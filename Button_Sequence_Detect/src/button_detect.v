==> flow/design.v <==
`timescale 1ns / 1ps
module button_detect(
	input clk,               
	input [3:1] BTN,         
	input clr_n,             
	input enter,             
	output blue,             
	output red,              
	output toneout           
	);
	localparam RESET     = 3'b000;  
	localparam got2      = 3'b001;   
	localparam got23     = 3'b010;   
	localparam got231    = 3'b011;   
	localparam got2313   = 3'b100;   
	localparam INDICATEb = 3'b101;   
	localparam INDICATEr = 3'b110;   
	reg [2:0] STATE = 0;        
	reg [26:0] rLED_time = 0;   
	reg rLED_time_EN = 0;       
	reg [26:0] bLED_time = 0;   
	reg bLED_time_EN = 0;       
	always @ (posedge clk)   
		begin 
			if (!clr_n)   
				STATE <= RESET;     
			case (STATE)
				RESET : begin 
							if (BTN[2])
								STATE <= got2;
							else if (enter)
								begin 
									rLED_time_EN <= 1;    
									bLED_time_EN <= 0;    
									STATE <= INDICATEr;   
								end   
							else 
								begin
									STATE <= RESET;
									rLED_time_EN <= 0;
									bLED_time_EN <= 0;
								end   
						end   
				got2  : begin 
							if (BTN[3])
								STATE <= got23;
							else if (enter)
								begin 
									rLED_time_EN <= 1;     
									bLED_time_EN <= 0;     
									STATE <= INDICATEr;    
								end   
							else 
								begin
									STATE <= got2;         
									rLED_time_EN <= 0;     
									bLED_time_EN <= 0;
								end   
						end   
				got23  : begin 
							if (BTN[1])
								STATE <= got231;
							else if (enter)
								begin 
									rLED_time_EN <= 1;     
									bLED_time_EN <= 0;     
									STATE <= INDICATEr;    
								end   
							else 
								begin
									STATE <= got23;        
									rLED_time_EN <= 0;     
									bLED_time_EN <= 0;
								end   
						 end   
				got231 : begin
							if (BTN[3])
								STATE <= got2313;
							else if (enter)
								begin 
									rLED_time_EN <= 1;     
									bLED_time_EN <= 0;     
									STATE <= INDICATEr;    
								end   
							else 
								begin
									STATE <= got231;       
									rLED_time_EN <= 0;     
									bLED_time_EN <= 0;
								end   
						  end   
				got2313 : begin						
						    if (enter)
								begin 
									rLED_time_EN <= 0;     
									bLED_time_EN <= 1;     
									STATE <= INDICATEb;    
								end   
							else   
								begin
									STATE <= got2313;      
									rLED_time_EN <= 0;     
									bLED_time_EN <= 0;
								end   
						  end   
				INDICATEb : begin
								if (bLED_time == 125000000)    
									begin 
										rLED_time_EN <= 0;   
										bLED_time_EN <= 0;   
										STATE <= RESET;      
									end   
								else   
									begin 
										rLED_time_EN <= 0;   
										bLED_time_EN <= 1;   
										STATE <= INDICATEb;
									end   
						    end   
				INDICATEr : begin
								if (rLED_time == 125000000)    
									begin 
										rLED_time_EN <= 0;   
										bLED_time_EN <= 0;   
										STATE <= RESET;      
									end   
								else   
									begin 
										rLED_time_EN <= 1;   
										bLED_time_EN <= 0;   
										STATE <= INDICATEr;
									end   
						    end   
				default : begin    
							STATE <= RESET;
							rLED_time_EN <= 0;
							bLED_time_EN <= 0;
						  end   
			endcase   
		end   
	reg tone_EN392 = 0;   
	reg tone_EN110 = 0;   
	tone t0(
	   .clk(clk),
	   .EN392(tone_EN392),
	   .EN110(tone_EN110),
	   .tone_out(toneout)
	   );
	always @ (posedge clk)
		begin 
			if (rLED_time_EN)
				begin 
					if (rLED_time <= 124999999)   
						begin 
							rLED_time <= rLED_time + 1;  
							tone_EN110 <= 1;   
						end   
					else 
						begin 
							rLED_time <= 0;
							tone_EN110 <= 0;   
						end   
				end   
			else
				begin 
					rLED_time <= 0;
					tone_EN110 <= 0;
				end   
		end   
	always @ (posedge clk)
		begin 
			if (bLED_time_EN)
				begin 
					if (bLED_time <= 124999999)   
						begin 
							bLED_time <= bLED_time + 1;
							tone_EN392 <= 1;   
						end   
					else
						begin 
							bLED_time <= 0;
							tone_EN392 <= 0;   
						end   
				end   
			else 
				begin 
					bLED_time <= 0;
					tone_EN392 <= 0;
				end   
		end   
	assign red = (rLED_time > 0) ? 1:0;
	assign blue = (bLED_time > 0) ? 1:0;
endmodule   
`timescale 1ns / 1ps
module tone(  
  input clk,
  input EN392,
  input EN110,
  output tone_out
);
  wire w_out392;
  wire w_out110;
  tone_generate tg0(
    .clk(clk),
    .EN392(EN392),
    .EN110(EN110),
    .out392(w_out392),
    .out110(w_out110)
    );
  tone_select ts0(
    .EN392(EN392),
    .EN110(EN110),
    .i_392(w_out392),
    .i_110(w_out110),
    .tone_out(tone_out)
    );
endmodule
module tone_generate(
  input clk,
  input EN392,   
  input EN110,   
  output out392,
  output out110
);
  reg [18:0] counter392 = 0;  
  reg [20:0] counter110 = 0;  
  always @ (posedge clk)
    begin 
      if (EN392)
        begin 
          if (counter392 <= 318856)   
            counter392 <= counter392 + 1;
          else 
            counter392 <= 0;
        end   
      else
        counter392 <= 0;
    end   
  always @ (posedge clk)
    begin 
      if (EN110)
        begin 
          if (counter110 <= 1136363)   
            counter110 <= counter110 + 1;
          else 
            counter110 <= 0;
        end   
      else
        counter110 <= 0;
    end   
  assign out392 = (counter392 < 159428) ? 0:1;   
  assign out110 = (counter110 < 568181) ? 0:1;   
endmodule   
module tone_select(
  input EN392,   
  input EN110,   
  input i_392,
  input i_110,
  output tone_out
);
  assign tone_out = (EN392 & i_392) | (EN110 & i_110);  
endmodule   
* Reports on button_detect
What the tools print for button_detect, step after step.
Lines are those of the file above, counted from 1.
Operators carry their Yosys type and port widths (W data, S select, Z words).
Cell names lack the library's common part.
Not given: --
- Design top :: button_detect
- Clock :: clk
- Standard-cell library :: sky130hd
- Library corner :: tt_025C_1v80

* Word level
Yosys after proc, flatten, opt, wreduce and memory -nomap, before mapping. Memory bits, and registers merged into a memory's read port (data or address), are not among the register bits. Print and check cells are not counted.
- Latch bits :: 0
- Memory bits (read-only) :: 0
- Bits of input ports :: 6
- RAM bits :: 0
- Cells after elaboration :: 71
- Memories :: 0
- Word width x clocked read ports :: 0
- Flip-flop bits (word level) :: 101
- Reductions and logical operators :: 7
- Order comparisons :: 8
- Bitwise operators :: 3
- Multiplexer cells :: 29
- Shift operators :: 0
- Divide/modulo/power cells :: 0
- Equality and inequality tests :: 11
- Add/sub/neg operators :: 4
- Multipliers :: 0
** Operator list (number)
- $add A27 B1 Y27 const B :: 2
- $gt A27 B1 Y1 const B :: 2
- $le A27 B27 Y1 const B :: 2
- $eq A27 B27 Y1 const B :: 2
- $mux W3 :: 10
- $add A21 B1 Y21 const B :: 1
- $lt A21 B20 Y1 const B :: 1
- $le A21 B21 Y1 const B :: 1
- $pmux W3 S7 :: 1
- $add A19 B1 Y19 const B :: 1
- $lt A19 B18 Y1 const B :: 1
- $le A19 B19 Y1 const B :: 1
- $mux W1 :: 16
- $eq A3 B3 Y1 const B :: 3
- $reduce_and A2 Y1 :: 4
- $ne A2 B2 Y1 const B :: 3
- $eq A3 B2 Y1 const B :: 2
- $pmux W1 S5 :: 1
- $pmux W1 S4 :: 1
- $eq A3 B1 Y1 const B :: 1
- $logic_not A3 Y1 :: 1
- $reduce_and A3 Y1 :: 1
- $and A1 B1 Y1 :: 2
- $reduce_or A2 Y1 :: 1
- $or A1 B1 Y1 :: 1

* Logic depth
Depth = most cells in a row (Yosys ltp): at word level without a register or memory, in the mapped netlist without a sequential cell, where the memories' decode and read muxes count.
- Word-level depth :: 4
- ABC_AREA :: 1
- Mapped depth :: 12
- Depth with buffers taken out :: 10

* After synthesis
Yosys stat after the flow's synthesis: flattened, memories mapped to cells. It holds for the ABC_AREA given above (unset counts as 0); a run with the other value may have another netlist.
- Buffer cells :: 12
- Flip-flop cells :: 101
- Cell count :: 945
- Chip area (Yosys) :: 5997.0 sq um
** Cells by type
- dfxtp_1 :: number 99, area in all 1.98E+03 sq um
- nand2_1 :: number 251, area in all 942.154 sq um
- nor2_1 :: number 223, area in all 837.053 sq um
- inv_1 :: number 120, area in all 450.432 sq um
- xor2_1 :: number 46, area in all 402.886 sq um
- nand3_1 :: number 60, area in all 300.288 sq um
- xnor2_1 :: number 18, area in all 157.651 sq um
- nand4_1 :: number 24, area in all 150.144 sq um
- nor3_1 :: number 21, area in all 105.101 sq um
- ha_1 :: number 7, area in all 87.584 sq um
- edfxtp_1 :: number 2, area in all 60.058 sq um
- nor2_2 :: number 9, area in all 56.304 sq um
- a21oi_1 :: number 9, area in all 45.043 sq um
- buf_6 :: number 4, area in all 45.043 sq um
- nor2_4 :: number 4, area in all 45.043 sq um
- o21ai_0 :: number 9, area in all 45.043 sq um
- nand2_2 :: number 6, area in all 37.536 sq um
- nand3b_1 :: number 5, area in all 37.536 sq um
Not listed: further types 12, cells in them 28.

* Timing after synthesis
Path of least setup slack by OpenSTA after synthesis, without wires, with an ideal clock, recovery checks aside; 20% of the period is set as input and as output delay. Where synthesis merged equal registers, the netlist keeps one of their names.
- Kind :: reg2out
- Start :: register t0.tg0.counter110[18]
- End :: output toneout
- Period :: 2.89 ns
- Delay of the path :: 1.019 ns
- Output delay :: 0.578 ns
- Driving pins on the path :: 8
- Data required time :: 2.312 ns
- Arrival time :: 1.019 ns
- Buffers on the path :: 0
- Setup slack :: 1.293 ns
- Period reached after synthesis :: 1.597 ns
"delay of the path" is the arrival time less input delay plus setup time.
At an output port there is no setup time.
"driving pins on the path" counts driving pins, that of a launching flip-flop among them; a cell with two outputs on the path counts twice.
"period reached after synthesis" = period - worst setup slack (recovery checks aside). The figure is calculated, with input and output delays left at 20% of the set period.
Between the ends stands the longest chain of elaborated cells between them, by number of cells; it is not shown to be the way that was timed. Of several equally long chains one is given.
Each line given opens the expression or statement behind the cell; cells for indexed reads and writes are added by Yosys, which also makes memories of some case tables.
At most two assigning lines are given for a register; there are more.
- Path through :: dfxtp_1 > nor2_1 > nand3_1 > nor2_1 > nand3_1 > nand3_1 > nand2_1 > nand2_1
- Cells in the longest elaborated chain :: 4
** Ends and longest elaborated chain, after synthesis
- from (decl) :: RTL line 226 : reg [20:0] counter110 = 0;
- from (assign) :: RTL line 244 : counter110 <= counter110 + 1;
- from (assign) :: RTL line 246 : counter110 <= 0;
- $lt A21 B20 Y1 :: RTL line 252 : assign out110 = (counter110 < 568181) ? 0:1;
- $mux W1 :: RTL line 252
- $and A1 B1 Y1 :: RTL line 261 : assign tone_out = (EN392 & i_392) | (EN110 & i_110);
- $or A1 B1 Y1 :: RTL line 261
- to (decl) :: RTL line 9 : output toneout

* Worst path after layout
From the final timing report of flow run A: the path of least setup slack in the routed layout; clock arrival at registers is part of the times.
- Kind :: reg2out
- Start :: register t0.tg0.counter110[4]
- End :: output toneout
- Period :: 1.41 ns
- Data required time :: 1.13 ns
- Output delay :: 0.28 ns
- Arrival time :: 1.52 ns
- Setup slack :: -0.39 ns
- Buffers on the path :: 1
- Driving pins on the path :: 8
Between the ends stands the longest chain of elaborated cells between them, by number of cells; it is not shown to be the way that was timed. Of several equally long chains one is given.
At most two assigning lines are given for a register; there are more.
- Path through :: dfxtp_1 > nand2_1 > o21ai_1 > nand3_2 > nand3_2 > nand2_1 > nand2_1 > buf_2
- Cells in the longest elaborated chain :: 4
** Ends and longest elaborated chain, post-layout
- from (decl) :: RTL line 226 : reg [20:0] counter110 = 0;
- from (assign) :: RTL line 244 : counter110 <= counter110 + 1;
- from (assign) :: RTL line 246 : counter110 <= 0;
- $lt A21 B20 Y1 :: RTL line 252 : assign out110 = (counter110 < 568181) ? 0:1;
- $mux W1 :: RTL line 252
- $and A1 B1 Y1 :: RTL line 261 : assign tone_out = (EN392 & i_392) | (EN110 & i_110);
- $or A1 B1 Y1 :: RTL line 261
- to (decl) :: RTL line 9 : output toneout

2 stored runs of button_detect in the flow (synthesis by Yosys, layout by OpenROAD, sky130hd cells), in arbitrary order. Constraints: input delay and output delay 20% of the set period each, output load 0.01 pF.
By "clock period achieved" is meant the clock period of the run minus its worst setup slack. This is arithmetic on one report: input and output delays are still those of the set period (20% each).
"time used up by the worst setup path" means the part of the period allowed to the worst setup path (the constraints hold back 20% at inputs and 20% at outputs) less its slack; where the path has registers, the arrival times of their clocks count too.
"power consumption" is the tool's figure for a default switching activity; nothing was simulated.

* Flow run A
** Files
==> flow/run.sh <==
#!/bin/bash
# the make line also repeats the synthesis and layout settings of config.mk as NAME=value (left out here)
make -C /OpenROAD-flow-scripts/flow DESIGN_CONFIG=/design/flow/config.mk WORK_HOME=/design/flow/orfs CLKGATE_MAP_FILE= finish
==> flow/config.mk <==
export PLATFORM = sky130hd
export DESIGN_NAME = button_detect
export DESIGN_NICKNAME = button_detect
export VERILOG_FILES = /design/flow/design.v
export SDC_FILE = /design/flow/constraint.sdc
export NUM_CORES = 4
export LEC_CHECK = 0
export ABC_AREA = 1
export CAP_MARGIN = 15
export CELL_PAD_IN_SITES_GLOBAL_PLACEMENT = 0
export CORE_MARGIN = 3
export CORE_UTILIZATION = 34
export PLACE_DENSITY = 0.67
export SETUP_SLACK_MARGIN = 0.11
export SLEW_MARGIN = 20
export TNS_END_PERCENT = 70
==> flow/constraint.sdc <==
create_clock -name core_clock -period 1.41 [get_ports {clk}]
set_input_delay 0.2820 -clock core_clock [delete_from_list [all_inputs] [get_ports {clk}]]
set_output_delay 0.2820 -clock core_clock [all_outputs]
set_load 0.01 [all_outputs]
** Results
- Netlist area reported by Yosys :: 5,997.0 sq um
- Die size :: 19,268.2 sq um
- Standard-cell area after layout :: 9,638.0 sq um
- Utilization :: 0.569
- Smallest setup slack :: -0.393 ns
- Total negative slack on setup checks :: -16.341 ns
- Post-route worst hold slack :: 0.446 ns
- Power consumption :: 0.009331 W
- Clock period achieved :: 1.803 ns
- Time used up by the worst setup path :: 1.52 ns
- Worst setup path type :: reg2out

* Flow run B
** Files
==> flow/run.sh <==
#!/bin/bash
# the make line also repeats the synthesis and layout settings of config.mk as NAME=value (left out here)
make -C /OpenROAD-flow-scripts/flow DESIGN_CONFIG=/design/flow/config.mk WORK_HOME=/design/flow/orfs CLKGATE_MAP_FILE= finish
==> flow/config.mk <==
export PLATFORM = sky130hd
export DESIGN_NAME = button_detect
export DESIGN_NICKNAME = button_detect
export VERILOG_FILES = /design/flow/design.v
export SDC_FILE = /design/flow/constraint.sdc
export NUM_CORES = 4
export LEC_CHECK = 0
export ABC_AREA = 1
export CAP_MARGIN = 35
export CELL_PAD_IN_SITES_DETAIL_PLACEMENT = 1
export CELL_PAD_IN_SITES_GLOBAL_PLACEMENT = 1
export CORE_ASPECT_RATIO = 1.34
export CORE_MARGIN = 3
export CORE_UTILIZATION = 55
export CTS_CLUSTER_SIZE = 38
export GPL_TIMING_DRIVEN = 1
export PLACE_DENSITY = 0.81
export SLEW_MARGIN = 20
export TNS_END_PERCENT = 60
==> flow/constraint.sdc <==
create_clock -name core_clock -period 1.94 [get_ports {clk}]
set_input_delay 0.3880 -clock core_clock [delete_from_list [all_inputs] [get_ports {clk}]]
set_output_delay 0.3880 -clock core_clock [all_outputs]
set_load 0.01 [all_outputs]
** Results
Stopped before the end: clock tree synthesis reported DPL-0033.
